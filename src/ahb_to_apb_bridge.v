==> flow/design.v <==
module ahb_to_apb_bridge (
    input  wire         HCLK,
    input  wire         HRESETn,
    input  wire [31:0]  HADDR,
    input  wire [1:0]   HTRANS,
    input  wire         HWRITE,
    input  wire [2:0]   HSIZE,
    input  wire [31:0]  HWDATA,
    input  wire         HSEL,
    input  wire         HREADYIN,
    output reg          HREADYOUT,
    output reg  [31:0]  HRDATA,
    output reg  [1:0]   HRESP,
    output wire         PCLK,
    output wire         PRESETn,
    output reg  [31:0]  PADDR,
    output reg          PWRITE,
    output reg          PSEL,
    output reg          PENABLE,
    output reg  [31:0]  PWDATA,
    input  wire [31:0]  PRDATA,
    input  wire         PREADY
);
    assign PCLK    = HCLK;
    assign PRESETn = HRESETn;
    localparam IDLE   = 2'b00,
               SETUP  = 2'b01,
               ACCESS = 2'b10;
    reg [1:0] state, next_state;
    reg [31:0] addr_reg;
    reg [31:0] wdata_reg;
    reg        write_reg;
    always @(posedge HCLK or negedge HRESETn) begin
        if (!HRESETn)
            state <= IDLE;
        else
            state <= next_state;
    end
    always @(posedge HCLK or negedge HRESETn) begin
        if (!HRESETn) begin
            addr_reg  <= 32'b0;
            wdata_reg <= 32'b0;
            write_reg <= 1'b0;
        end else if (state == IDLE && HSEL && HTRANS[1] && HREADYIN) begin
            addr_reg  <= HADDR;
            wdata_reg <= HWDATA;
            write_reg <= HWRITE;
        end
    end
    always @(posedge HCLK or negedge HRESETn) begin
        if (!HRESETn) begin
            PSEL      <= 1'b0;
            PENABLE   <= 1'b0;
            PADDR     <= 32'b0;
            PWRITE    <= 1'b0;
            PWDATA    <= 32'b0;
            HREADYOUT <= 1'b1;
            HRDATA    <= 32'b0;
            HRESP     <= 2'b00;
        end else begin
            PSEL      <= 1'b0;
            PENABLE   <= 1'b0;
            HREADYOUT <= 1'b1;
            HRESP     <= 2'b00;
            case (state)
                IDLE: begin
                    if (HSEL && HTRANS[1] && HREADYIN) begin
                        next_state <= SETUP;
                        HREADYOUT <= 1'b0;
                    end else begin
                        next_state <= IDLE;
                    end
                end
                SETUP: begin
                    PADDR   <= addr_reg;
                    PWRITE  <= write_reg;
                    PWDATA  <= wdata_reg;
                    PSEL    <= 1'b1;
                    PENABLE <= 1'b0;
                    next_state <= ACCESS;
                    HREADYOUT <= 1'b0;
                end
                ACCESS: begin
                    PADDR   <= addr_reg;
                    PWRITE  <= write_reg;
                    PWDATA  <= wdata_reg;
                    PSEL    <= 1'b1;
                    PENABLE <= 1'b1;
                    HREADYOUT <= 1'b0;
                    if (PREADY) begin
                        if (!write_reg)
                            HRDATA <= PRDATA;
                        HREADYOUT <= 1'b1;
                        next_state <= IDLE;
                    end else begin
                        next_state <= ACCESS;
                    end
                end
                default: begin
                    next_state <= IDLE;
                end
            endcase
        end
    end
endmodule
## Tool chain data of ahb_to_apb_bridge

What the tools print for ahb_to_apb_bridge, step after step.
Line numbers count from 1 in the design file above.
Library cell names are shortened.
Not given: n/a

- Design top: ahb_to_apb_bridge
- Clock: HCLK
- Standard-cell library: sky130hd
- Corner: tt_025C_1v80

## Word level

Source: Yosys, flattened and elaborated, memories not mapped. Widths are those after wreduce. Registers that Yosys merges into a memory's read port (data or address) are not register bits. Print and check cells do not count. Equal cells are merged and count once.

- $add $sub $neg: 0
- Multiply operators: 0
- Divide/modulo/power cells: 0
- $lt $le $gt $ge: 0
- Eq/ne operators: 2
- Shift operators: 0
- Mux-type cells: 8
- Bitwise operators: 1
- Reductions and logical operators: 8

Operators by type and width:

| operator | number |
|---|---|
| 2-bit case mux with 3-bit select | 1 |
| 1-bit logical AND | 5 |
| 1-bit 2-to-1 mux | 5 |
| 3-bit AND reduction | 1 |
| 1-bit case mux with 3-bit select | 1 |
| 2-bit by 1-bit equality test with 1-bit output with constant B | 1 |
| 2-bit equality test with constant B | 1 |
| 2-bit logical NOT | 1 |
| 2-bit OR reduction | 1 |
| 2-bit 2-to-1 mux | 1 |
| 1-bit NOT | 1 |

- Register bits: 169
- Latch bits: 0
- Bits in writable memories: 0
- Memory bits (read-only): 0
- Clocked read ports x word width: 0
- Memories kept: 0
- Word-level cells: 31

## Depth

Longest topological path by Yosys (ltp), each cell counted once; first at word level (registers and memories cut), then after technology mapping (sequential cells cut; the memories' decode and read muxes count).

- Word-level depth: 4
- ABC_AREA: 1
- Depth in mapped cells: 7
- Gate-level depth less buffers: 5

## After synthesis

The flow's flattened synthesis, as Yosys stat reports it; memories are mapped. The netlist is that of the ABC_AREA named above (0 if unset); the other value can give another one.

Cell types:

| cell | number | area in all (um2) |
|---|---|---|
| dfrtp_1 | 166 | 4.15E+03 |
| nand2_1 | 228 | 855.821 |
| o21ai_1 | 97 | 485.466 |
| inv_1 | 99 | 371.606 |
| nand3_1 | 65 | 325.312 |
| buf_2 | 25 | 125.12 |
| buf_4 | 10 | 75.072 |
| edfxtp_1 | 2 | 60.058 |
| ha_1 | 3 | 37.536 |
| clkbuf_1 | 7 | 26.275 |
| dfstp_2 | 1 | 26.275 |
| buf_1 | 3 | 11.261 |
| a21oi_1 | 2 | 10.01 |
| nand3_2 | 1 | 10.01 |
| inv_2 | 2 | 7.507 |
| nand3b_1 | 1 | 7.507 |
| nor2_1 | 2 | 7.507 |
| nand4_1 | 1 | 6.256 |

Not listed: further types 2, cells in them 2.

- Standard cells after synthesis: 717
- Synthesis area: 6611.3 um2
- Area of sequential cells: 4240.3 um2
- Flip-flops: 169
- Buffers: 45

FLOW RESULTS
============

ahb_to_apb_bridge: 2 stored runs of the Yosys and OpenROAD flow on sky130hd. The settings differ; the order carries no meaning. The constraints put input and output delay at 20% of the set period each and load the outputs with 0.01 pF.

### Job 1

==> flow/run.sh <==
#!/bin/bash
# the make line also repeats the synthesis and layout settings of config.mk as NAME=value (left out here)
make -C /OpenROAD-flow-scripts/flow DESIGN_CONFIG=/design/flow/config.mk WORK_HOME=/design/flow/orfs CLKGATE_MAP_FILE= finish
==> flow/config.mk <==
export PLATFORM = sky130hd
export DESIGN_NAME = ahb_to_apb_bridge
export DESIGN_NICKNAME = ahb_to_apb_bridge
export VERILOG_FILES = /design/flow/design.v
export SDC_FILE = /design/flow/constraint.sdc
export NUM_CORES = 4
export LEC_CHECK = 0
export ABC_AREA = 1
export CAP_MARGIN = 5
export CELL_PAD_IN_SITES_DETAIL_PLACEMENT = 1
export CELL_PAD_IN_SITES_GLOBAL_PLACEMENT = 2
export CORE_MARGIN = 2
export CORE_UTILIZATION = 42
export CTS_CLUSTER_SIZE = 50
export MAX_ROUTING_LAYER = met4
export SETUP_SLACK_MARGIN = 0.34
export SLEW_MARGIN = 10
==> flow/constraint.sdc <==
create_clock -name core_clock -period 1.62 [get_ports {HCLK}]
set_input_delay 0.3240 -clock core_clock [delete_from_list [all_inputs] [get_ports {HCLK}]]
set_output_delay 0.3240 -clock core_clock [all_outputs]
set_load 0.01 [all_outputs]

Outcome of job 1: not finished: clock tree synthesis ended with error DPL-0033

### Job 2

==> flow/run.sh <==
#!/bin/bash
# the make line also repeats the synthesis and layout settings of config.mk as NAME=value (left out here)
make -C /OpenROAD-flow-scripts/flow DESIGN_CONFIG=/design/flow/config.mk WORK_HOME=/design/flow/orfs CLKGATE_MAP_FILE= finish
==> flow/config.mk <==
export PLATFORM = sky130hd
export DESIGN_NAME = ahb_to_apb_bridge
export DESIGN_NICKNAME = ahb_to_apb_bridge
export VERILOG_FILES = /design/flow/design.v
export SDC_FILE = /design/flow/constraint.sdc
export NUM_CORES = 4
export LEC_CHECK = 0
export CAP_MARGIN = 20
export CELL_PAD_IN_SITES_DETAIL_PLACEMENT = 0
export CORE_ASPECT_RATIO = 0.52
export CORE_MARGIN = 8
export CORE_UTILIZATION = 65
export CTS_CLUSTER_DIAMETER = 132
export CTS_CLUSTER_SIZE = 38
export HOLD_SLACK_MARGIN = -0.09
export SLEW_MARGIN = 20
export TNS_END_PERCENT = 65
==> flow/constraint.sdc <==
create_clock -name core_clock -period 1.95 [get_ports {HCLK}]
set_input_delay 0.3900 -clock core_clock [delete_from_list [all_inputs] [get_ports {HCLK}]]
set_output_delay 0.3900 -clock core_clock [all_outputs]
set_load 0.01 [all_outputs]

Outcome of job 2: not finished: clock tree synthesis ended with error DPL-0033
